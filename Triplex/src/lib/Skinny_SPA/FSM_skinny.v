==> flow/design.v <==
`timescale 1ns / 1ps
module LFSR2 (
state,
update
);
input [7:0] state;
output [7:0] update;
assign update [0] = state[5] ^ state[7];
assign update[7 : 1] = state[6 : 0];
endmodule
`timescale 1ns / 1ps
module TweakPerm (
    state, 
    update
);
parameter W = 8;
input [128-1 : 0] state;
output [128-1 : 0] update;
assign update[W-1 : 0] = state[9*W-1 : 8*W];
assign update[2*W-1 : W] = state[10*W-1 : 9*W];
assign update[3*W-1 : 2*W] = state[11*W-1 : 10*W];
assign update[4*W-1 : 3*W] = state[12*W-1 : 11*W];
assign update[5*W-1 : 4*W] = state[13*W-1 : 12*W];
assign update[6*W-1 : 5*W] = state[14*W-1 : 13*W];
assign update[7*W-1 : 6*W] = state[15*W-1 : 14*W];
assign update[8*W-1 : 7*W] = state[16*W-1 : 15*W];
assign update[9*W-1 : 8*W] = state[5*W-1 : 4*W];
assign update[10*W-1 : 9*W] = state[4*W-1 : 3*W];
assign update[11*W-1 : 10*W] = state[2*W-1 : W];
assign update[12*W-1 : 11*W] = state[6*W-1 : 5*W];
assign update[13*W-1 : 12*W] = state[3*W-1 : 2*W];
assign update[14*W-1 : 13*W] = state[8*W-1 : 7*W];
assign update[15*W-1 : 14*W] = state[W-1 : 0];
assign update[16*W-1 : 15*W] = state[7*W-1 : 6*W];
endmodule
module FSM_skinny(
    clk,
    reset,
    start,
    last,
    TK1,
    TK2,
    TK3,
    PT,
    CT,
    done
);
input clk, start, last, reset;
input [127:0] TK1, TK2, TK3, PT;
output done;
output [127:0] CT;
reg state, next_state, sel;
reg reset_round_cnt, done, start_round;
reg [6:0] round_cnt;
u_encrypt enc (clk, done, sel, TK1, TK2, TK3, PT, CT);
always @ (posedge clk) begin
	if(reset) begin
		state <= 0; 
	end
	else begin
		state <= next_state;
	end
end
always@(*)begin
next_state = state;
done = 0;
reset_round_cnt = 0;
start_round = 0;
sel = 0;
case(state)
	0: begin
		if(start) begin
			next_state = 1;
            reset_round_cnt = 1;
            sel = 1;
		end
	end
	1: begin
        if (round_cnt == 38) begin
            done = 1;
            start_round = 1;
            sel = 1;
        end
        if (round_cnt == 38 & last) begin
            done = 1;
            next_state = 0;
            start_round = 1;
        end
        else begin
            start_round = 1;
        end
	end
	default: begin
	end
endcase
end
always @(posedge clk) begin
if(reset_round_cnt | done) begin
	round_cnt <= 0;
end else if (start_round) begin
	round_cnt <= round_cnt + 1;
end
end
endmodule
`timescale 1ns/1ps
module MixColumn (state, update);
parameter W = 8;
input [128-1 : 0] state;
output [128-1 : 0] update;
wire [W - 1 : 0] x1,x2,x3,x4;
assign update[4*W - 1 : 3*W] = state[8*W - 1 : 7*W] ^ state[16*W - 1 : 15*W];
assign update[3*W - 1 : 2*W] = state[7*W - 1 : 6*W] ^ state[15*W - 1 : 14*W];
assign update[2*W - 1 : W] = state[6*W - 1 : 5*W] ^ state[14*W - 1 : 13*W];
assign update[W - 1 : 0] = state[5*W - 1 : 4*W] ^ state[13*W - 1 : 12*W];
assign update[8*W - 1 : 7*W] = state[8*W - 1 : 7*W] ^ state[12*W - 1 : 11*W];
assign update[7*W - 1 : 6*W] = state[7*W - 1 : 6*W] ^ state[11*W - 1 : 10*W];
assign update[6*W - 1 : 5*W] = state[6*W - 1 : 5*W] ^ state[10*W - 1 : 9*W];
assign update[5*W - 1 : 4*W] = state[5*W - 1 : 4*W] ^ state[9*W - 1 : 8*W];
assign update[12*W - 1 : 11*W] = state[16*W - 1 : 15*W];
assign update[11*W - 1 : 10*W] = state[15*W - 1 : 14*W];
assign update[10*W - 1 : 9*W] = state[14*W - 1 : 13*W];
assign update[9*W - 1 : 8*W] = state[13*W - 1 : 12*W];
assign x1 = state[4*W - 1 : 3*W] ^ state[16*W - 1 : 15*W];
assign x2 = state[3*W - 1 : 2*W] ^ state[15*W - 1 : 14*W];
assign x3 = state[2*W - 1 : W] ^ state[14*W - 1 : 13*W];
assign x4 = state[1*W - 1 : 0] ^ state[13*W - 1 : 12*W];
assign update[16*W - 1 : 15*W] = state[8*W - 1 : 7*W] ^ x1;
assign update[15*W - 1 : 14*W] = state[7*W - 1 : 6*W] ^ x2;
assign update[14*W - 1 : 13*W] = state[6*W - 1 : 5*W] ^ x3;
assign update[13*W - 1 : 12*W] = state[5*W - 1 : 4*W] ^ x4;
endmodule
`timescale 1ns/1ps
module ShiftRows (state, update);
parameter W = 8;
input [128-1 : 0] state;
output [128-1 : 0] update;
assign update [16*W - 1 : 12*W] = state [16*W - 1 : 12*W];
assign update [12*W - 1 : 11*W] = state [9*W - 1 : 8*W];
assign update [11*W - 1 : 8*W] = state [12*W - 1 : 9*W];
assign update [8*W - 1 : 6*W] = state [6*W - 1 : 4*W];
assign update [6*W - 1 : 4*W] = state [8*W - 1 : 6*W];
assign update [4*W - 1 : W] = state [3*W - 1 : 0];
assign update [W - 1 : 0] = state [4*W - 1 : 3*W];
endmodule
`timescale 1ns/1ps
module addConst (in, roundcst, out);
input [128-1 : 0] in;
input [6-1 : 0] roundcst;
output [128-1 : 0] out;
assign out[123:120] = in[123:120] ^ roundcst[3:0];
assign out[89:88] = in[89:88] ^ roundcst[5:4];
assign out[57] = ~in[57];
assign out[128 - 1 : 124] = in[128 - 1 : 124];
assign out[120 - 1 : 90] = in[120 - 1 : 90];
assign out[88 - 1 : 58] = in[88 - 1 : 58];
assign out[57 - 1 : 0] = in[57 - 1 : 0];
endmodule
`timescale 1ns/1ps
module u_LFSR1 (
    state,
    update
);
input [5:0] state;
output [5:0] update;
assign update[0] = 1 ^ state[5] ^ state[4];
assign update[5:1] = state [4:0];
endmodule
`timescale 1ns/1ps
module u_LFSR3 (state, update);
input [8 - 1 : 0] state;
output [8 - 1 : 0] update;
assign update[7] = state[0] ^ state [6];
assign update[7 - 1 : 0] = state[7: 1];
endmodule
`timescale 1ns/1ps
module u_encrypt (clk, done, start, TK1, TK2, TK3, PT, out);
parameter W = 8;
input clk, done, start;
input [127:0] TK1, TK2, TK3, PT;
output [127:0] out;
reg [5:0] rounded_cst_F;
wire [5:0] rounded_cst, rounding_cst;
wire [63:0] K1, K2, K3, tweak1, K;
reg [127:0] TK1_rounded_F, TK2_rounded_F, TK3_rounded_F, update_F;
wire [127:0] TK1_rounded, TK2_rounded, TK3_rounded, TK1_rounding, TK2_rounding, TK3_rounding, TK1_perm, TK2_perm, TK3_perm, PT_rounding, update, update_C, update_CK, update_CKS, update_CKSM;
assign TK1_rounding = (start) ? TK1 : TK1_rounded_F;
assign TK2_rounding = (start) ? TK2 : TK2_rounded_F;
assign TK3_rounding = (start) ? TK3 : TK3_rounded_F;
TweakPerm tweakperm1 (TK1_rounding, TK1_rounded);
TweakPerm tweakperm2 (TK2_rounding, TK2_perm);
TweakPerm tweakperm3 (TK3_rounding, TK3_perm);
    LFSR2 LFSR_TK2_1 (TK2_perm[16*W-1 : 15*W], TK2_rounded[16*W-1 : 15*W]);
    LFSR2 LFSR_TK2_2 (TK2_perm[15*W-1 : 14*W], TK2_rounded[15*W-1 : 14*W]);
    LFSR2 LFSR_TK2_3 (TK2_perm[14*W-1 : 13*W], TK2_rounded[14*W-1 : 13*W]);
    LFSR2 LFSR_TK2_4 (TK2_perm[13*W-1 : 12*W], TK2_rounded[13*W-1 : 12*W]);
    LFSR2 LFSR_TK2_5 (TK2_perm[12*W-1 : 11*W], TK2_rounded[12*W-1 : 11*W]);
    LFSR2 LFSR_TK2_6 (TK2_perm[11*W-1 : 10*W], TK2_rounded[11*W-1 : 10*W]);
    LFSR2 LFSR_TK2_7 (TK2_perm[10*W-1 : 9*W], TK2_rounded[10*W-1 : 9*W]);
    LFSR2 LFSR_TK2_8 (TK2_perm[9*W-1 : 8*W], TK2_rounded[9*W-1 : 8*W]);
assign TK2_rounded[8*W-1:0] = TK2_perm[8*W-1:0];
    u_LFSR3 LFSR_TK3_1 (TK3_perm[16*W-1 : 15*W], TK3_rounded[16*W-1 : 15*W]);
    u_LFSR3 LFSR_TK3_2 (TK3_perm[15*W-1 : 14*W], TK3_rounded[15*W-1 : 14*W]);
    u_LFSR3 LFSR_TK3_3 (TK3_perm[14*W-1 : 13*W], TK3_rounded[14*W-1 : 13*W]);
    u_LFSR3 LFSR_TK3_4 (TK3_perm[13*W-1 : 12*W], TK3_rounded[13*W-1 : 12*W]);
    u_LFSR3 LFSR_TK3_5 (TK3_perm[12*W-1 : 11*W], TK3_rounded[12*W-1 : 11*W]);
    u_LFSR3 LFSR_TK3_6 (TK3_perm[11*W-1 : 10*W], TK3_rounded[11*W-1 : 10*W]);
    u_LFSR3 LFSR_TK3_7 (TK3_perm[10*W-1 : 9*W], TK3_rounded[10*W-1 : 9*W]);
    u_LFSR3 LFSR_TK3_8 (TK3_perm[9*W-1 : 8*W], TK3_rounded[9*W-1 : 8*W]);
assign TK3_rounded[8*W-1:0] = TK3_perm[8*W-1:0];
always @(posedge clk) begin
    TK1_rounded_F <= TK1_rounded;
    TK2_rounded_F <= TK2_rounded;
    TK3_rounded_F <= TK3_rounded;
end
assign rounding_cst = (start) ? {(6){1'b0}} : rounded_cst_F;
u_LFSR1 lfsr1_rndcst (rounding_cst, rounded_cst);
always @(posedge clk) begin
    rounded_cst_F <= rounded_cst;
end
assign PT_rounding = (start) ? PT : update_F;
u_sbox sbox1 (PT_rounding[W-1 : 0], update[W-1 : 0]);
u_sbox sbox2 (PT_rounding[2*W-1 : W], update[2*W-1 : W]);
u_sbox sbox3 (PT_rounding[3*W-1 : 2*W], update[3*W-1 : 2*W]);
u_sbox sbox4 (PT_rounding[4*W-1 : 3*W], update[4*W-1 : 3*W]);
u_sbox sbox5 (PT_rounding[5*W-1 : 4*W], update[5*W-1 : 4*W]);
u_sbox sbox6 (PT_rounding[6*W-1 : 5*W], update[6*W-1 : 5*W]);
u_sbox sbox7 (PT_rounding[7*W-1 : 6*W], update[7*W-1 : 6*W]);
u_sbox sbox8 (PT_rounding[8*W-1 : 7*W], update[8*W-1 : 7*W]);
u_sbox sbox9 (PT_rounding[9*W-1 : 8*W], update[9*W-1 : 8*W]);
u_sbox sbox10 (PT_rounding[10*W-1 : 9*W], update[10*W-1 : 9*W]);
u_sbox sbox11 (PT_rounding[11*W-1 : 10*W], update[11*W-1 : 10*W]);
u_sbox sbox12 (PT_rounding[12*W-1 : 11*W], update[12*W-1 : 11*W]);
u_sbox sbox13 (PT_rounding[13*W-1 : 12*W], update[13*W-1 : 12*W]);
u_sbox sbox14 (PT_rounding[14*W-1 : 13*W], update[14*W-1 : 13*W]);
u_sbox sbox15 (PT_rounding[15*W-1 : 14*W], update[15*W-1 : 14*W]);
u_sbox sbox16 (PT_rounding[16*W-1 : 15*W], update[16*W-1 : 15*W]);
addConst addrndconst (update, rounded_cst, update_C);
assign K1 = TK1_rounding[16*W-1 : 8*W];
assign K2 = TK2_rounding[16*W-1 : 8*W];
assign K3 = TK3_rounding[16*W-1 : 8*W]; 
assign tweak1 = K1 ^ K2;
assign K = tweak1 ^ K3;
assign update_CK[127:64] = update_C[127:64] ^ K;
assign update_CK[64-1 : 0] = update_C[64-1 : 0];
ShiftRows sr (update_CK, update_CKS);
MixColumn mc (update_CKS, update_CKSM);
assign out = (done) ? update_F : {(128){1'b0}};
always @(posedge clk) begin
    update_F <= update_CKSM;
end
endmodule
`timescale 1ns/1ps
module u_sbox(in, out);
input [7:0] in;
output [7:0] out;
wire nand1, nand2, nand3, nand4, nand5, nand6, nand7, nand8;
assign nand1 = ~in[7] & ~in[6];
assign out[6] = nand1 ^ in[4];
assign nand2 = ~in[2] & ~in[3];
assign out[5] = in[0] ^ nand2;
assign nand3 = ~in[2] & ~in[1];
assign out[2] = in[6] ^ nand3;
assign nand4 = ~out[6] & ~out[5];
assign out[7] = nand4 ^ in[5];
assign nand5 = ~out[5] & ~in[3];
assign out[3] = nand5 ^ in[1];
assign nand6 = ~out[7] & ~out[2];
assign out[1] = nand6 ^ in[7];
assign nand7 = ~out[7] & ~out[6];
assign out[4] = nand7 ^ in[3];
assign nand8 = ~out[3] & ~out[1];
assign out[0] = nand8 ^ in[2];
endmodule
From RTL to reports: FSM_skinny --
Tool output for the design above, in the order of the flow. Lines are those of the file above, counted from 1. Cell names lack the library's common part. Not given: --
Set-up: top FSM_skinny, clock input clk, cell library sky130hd, library corner tt_025C_1v80

Elaborated design --
Source: Yosys, flattened and elaborated, memories not mapped. Widths are those after wreduce; folded enables and synchronous resets count as part of the registers. Registers that Yosys merges into a memory's read port (data or address) are not register bits. Print and check cells do not count. Equal cells are merged and count once.
Operators by class: multiplexer cells 15, bitwise logic cells 474, eq/ne operators 1, add/subtract/negate cells 1
Operators with widths (number):
- 2-to-1 mux 128 bit | 5
- XOR 64 bit | 3
- inverter 1 bit | 178
- XOR 1 bit | 145
- bitwise AND 1 bit | 129
- XOR 8 bit | 16
- case mux 1 bit (select 2 bit) | 5
- adder 7 x 1 -> 7 bit with constant B | 1
- equality test 7 x 6 -> 1 bit with constant B | 1
- 2-to-1 mux 6 bit | 1
- XOR 4 bit | 1
- 2-to-1 mux 1 bit | 4
- XOR 2 bit | 1
- bitwise OR 1 bit | 1
Bit counts: output and inout bits 129, register bits after elaboration 526, elaborated cells 498, input bits 516

Logic depth --
Depth = most cells in a row (Yosys ltp): at word level without a register or memory, in the mapped netlist without a sequential cell, where the memories' decode and read muxes count.
Depth: depth in word-level cells 20, ABC_AREA 0, gate-level depth with buffers 14, mapped depth without buffers 10

Netlist --
Yosys stat after the flow's synthesis: flattened, memories mapped to cells. It holds for the ABC_AREA given above (unset counts as 0); a run with the other value may have another netlist. The area totals of this step are shown rounded.
Cells by type:
- dfxtp_1 | number 526, total area 1.05E+04 µm²
- nand2_1 | number 1150, total area 4316.64 µm²
- xnor2_1 | number 263, total area 2.3E+03 µm²
- xor2_1 | number 158, total area 1.38E+03 µm²
- xnor3_1 | number 42, total area 945.907 µm²
- and2_1 | number 149, total area 932.144 µm²
- mux2i_1 | number 74, total area 740.71 µm²
- or3_1 | number 77, total area 481.712 µm²
- nor2_1 | number 126, total area 472.954 µm²
- o21ai_0 | number 88, total area 440.422 µm²
- buf_2 | number 57, total area 285.274 µm²
- xor3_1 | number 12, total area 285.274 µm²
- a21oi_1 | number 49, total area 245.235 µm²
- nand4_1 | number 34, total area 212.704 µm²
- clkbuf_1 | number 42, total area 157.651 µm²
- and3_1 | number 25, total area 156.4 µm²
- buf_6 | number 9, total area 101.347 µm²
- xnor2_2 | number 6, total area 97.594 µm²
Not listed: further types 24, cells in them 94.
Synthesis totals: mapped flip-flops 526, buffers 126, cell area after synthesis 24800 µm², standard cells after synthesis 2981, area of sequential cells 10500 µm²
By module: a second synthesis without flattening, with its own total; a netlist apart from the flattened one above.
Second synthesis, totals: cells (unflattened synthesis) 2763, area (unflattened synthesis) 30900 µm²
Each row is one instance without its submodules.
By module:
- u_encrypt | area 20000 µm², seq. area 10400 µm², cells 1364, instances 1
- u_sbox | area 193 µm², seq. area 0.0 µm², cells 28, instances 16
- TweakPerm | area 961 µm², seq. area 0.0 µm², cells 128, instances 3
- MixColumn | area 1560 µm², seq. area 0.0 µm², cells 128, instances 1
- addConst | area 965 µm², seq. area 0.0 µm², cells 128, instances 1
- ShiftRows | area 961 µm², seq. area 0.0 µm², cells 128, instances 1
- LFSR2 | area 61.3 µm², seq. area 0.0 µm², cells 8, instances 8
- u_LFSR3 | area 61.3 µm², seq. area 0.0 µm², cells 8, instances 8
- FSM_skinny | area 443 µm², seq. area 160 µm², cells 49, instances 1
- u_LFSR1 | area 46.3 µm², seq. area 0.0 µm², cells 6, instances 1

Worst setup path after synthesis --
OpenSTA on the mapped netlist: ideal clock, no wires. The path of least setup slack (recovery checks aside). Input and output delay are each 20% of the period. Register names are those of the netlist, which keeps one name where synthesis merged equal registers.
Path after synthesis: kind input to register, start in PT[120], end reg enc.update_F[120], delay of the path 2.153 ns, arrival time 2.753 ns, path buffers 0, stages on the path 8, launch time at the first pin 0.730 ns, slack 0.768 ns, period 3.65 ns, required time 3.520 ns, setup time 0.130 ns, input delay 0.730 ns, synthesis period reached 2.882 ns
"delay of the path" is the arrival time less input delay plus setup time. "stages on the path": output pins that drive a net of the path, with the launching flip-flop's if there is one; two outputs of one cell count as two. "synthesis period reached" is the clock period less the worst setup slack; recovery checks do not enter. This is arithmetic on one report: input and output delays are still those of the set period (20% each). Between the ends stands the longest chain of elaborated cells between them, by number of cells; it is not shown to be the way that was timed. Of several equally long chains one is given. Each line given opens the expression or statement behind the cell; cells for indexed reads and writes are added by Yosys, which also makes memories of some case tables.
Between the ends, after synthesis: path through or3_1 > nand4_1 > xor2_1 > mux2i_1 > or3_1 > a21boi_0 > xnor2_1 > xnor3_1, length of the longest elaborated chain 15, elaborated cells between the ends (all ways) 18, classes of those cells mux (1); logic (17)
RTL lines, path after synthesis:
- from (decl) | line 49 | input [127:0] TK1, TK2, TK3, PT;
- 2-to-1 mux 128 bit | line 220 | assign PT_rounding = (start) ? PT : update_F;
- XOR 1 bit | line 260 | assign out[5] = in[0] ^ nand2;
- inverter 1 bit | line 263 | assign nand4 = ~out[6] & ~out[5];
- bitwise AND 1 bit | line 263
- XOR 1 bit | line 264 | assign out[7] = nand4 ^ in[5];
- inverter 1 bit | line 267 | assign nand6 = ~out[7] & ~out[2];
- bitwise AND 1 bit | line 267
- XOR 1 bit | line 268 | assign out[1] = nand6 ^ in[7];
- inverter 1 bit | line 271 | assign nand8 = ~out[3] & ~out[1];
- bitwise AND 1 bit | line 271
- XOR 1 bit | line 272 | assign out[0] = nand8 ^ in[2];
- XOR 4 bit | line 150 | assign out[123:120] = in[123:120] ^ roundcst[3:0];
- XOR 64 bit | line 243 | assign update_CK[127:64] = update_C[127:64] ^ K;
- XOR 8 bit | line 123 | assign x1 = state[4*W - 1 : 3*W] ^ state[16*W - 1 : 15*W];
- XOR 8 bit | line 127 | assign update[16*W - 1 : 15*W] = state[8*W - 1 : 7*W] ^ x1;
- to (assign) | line 249 | update_F <= update_CKSM;
- to (decl) | line 184 | reg [127:0] TK1_rounded_F, TK2_rounded_F, TK3_rounded_F, update_F;

Worst path after layout --
Path of least setup slack in the final report of entry A (OpenROAD, finished layout, wires in). Where an end is a register, its clock arrival counts in the times.
Path post-layout: kind register to output, start reg round_cnt[3], end out CT[1], period 2.81 ns, slack -0.11 ns, required time 2.25 ns, stages on the path 10, path buffers 6, arrival time 2.36 ns, launch time at the first pin 0.61 ns
Between the ends stands the longest chain of elaborated cells between them, by number of cells; it is not shown to be the way that was timed. Of several equally long chains one is given.
Between the ends, post-layout: path through dfxtp_2 > or3_4 > buf_6 > nor2_4 > buf_8 > buf_12 > buf_16 > buf_12 > and2_4 > buf_6, length of the longest elaborated chain 5, elaborated cells between the ends (all ways) 6, classes of those cells eq/ne (1); mux (4); logic (1)
RTL lines, path post-layout:
- from (decl) | line 54 | reg [6:0] round_cnt;
- from (assign) | line 99 | round_cnt <= 0;
- from (assign) | line 101 | round_cnt <= round_cnt + 1;
- equality test 7 x 6 -> 1 bit | line 79 | if (round_cnt == 38) begin
- 2-to-1 mux 1 bit | line 79
- 2-to-1 mux 1 bit | line 84 | if (round_cnt == 38 & last) begin
- case mux 1 bit (select 2 bit) | line 70 | case(state)
- 2-to-1 mux 128 bit | line 247 | assign out = (done) ? update_F : {(128){1'b0}};
- to (decl) | line 51 | output [127:0] CT;

Appendix: measured runs

Record of 2 stored runs of the RTL-to-layout flow on FSM_skinny, platform sky130hd. The runs are unordered. Constraints: input delay and output delay 20% of the set period each, output load 0.01 pF.
"clock period achieved": clock period set for the run, less the worst setup slack. It is reckoned from that one timing run; input and output delays stay at 20% of the period that was set.
"time used up by the worst setup path": the worst setup path's part of the clock period (all of it between registers, 20% less for each end at a port) less its slack. A launch clock that arrives late makes it longer, a capture clock that arrives late makes it shorter.
"power consumption" is the tool's figure for a default switching activity; nothing was simulated.
The measured numbers are rounded.

* Entry A | settings: period_ns 2.81; CORE_UTILIZATION 38; CAP_MARGIN 20; CORE_MARGIN 2; SLEW_MARGIN 20 | results: power consumption 41.8 mW; clock period achieved 2.922 ns; area inside the die boundary 67400 µm²; setup total negative slack -4.30 ns; time used up by the worst setup path 2.36 ns; class of the worst setup path register to output; area of the standard cells in the finished layout 40600 µm²; worst setup slack after layout -0.112 ns; synthesis area 24800 µm²; utilization after layout 0.63; smallest hold slack 0.397 ns
* Entry B | settings: period_ns 2.51; CORE_UTILIZATION 65; SETUP_SLACK_MARGIN -0.21; PLACE_DENSITY_LB_ADDON 0.04; CORE_ASPECT_RATIO 1.94; CELL_PAD_IN_SITES_DETAIL_PLACEMENT 0; CTS_CLUSTER_DIAMETER 395; CAP_MARGIN 40; MAX_ROUTING_LAYER met5; CORE_MARGIN 2; SLEW_MARGIN 20 | stopped before the end: clock tree synthesis reported DPL-0033
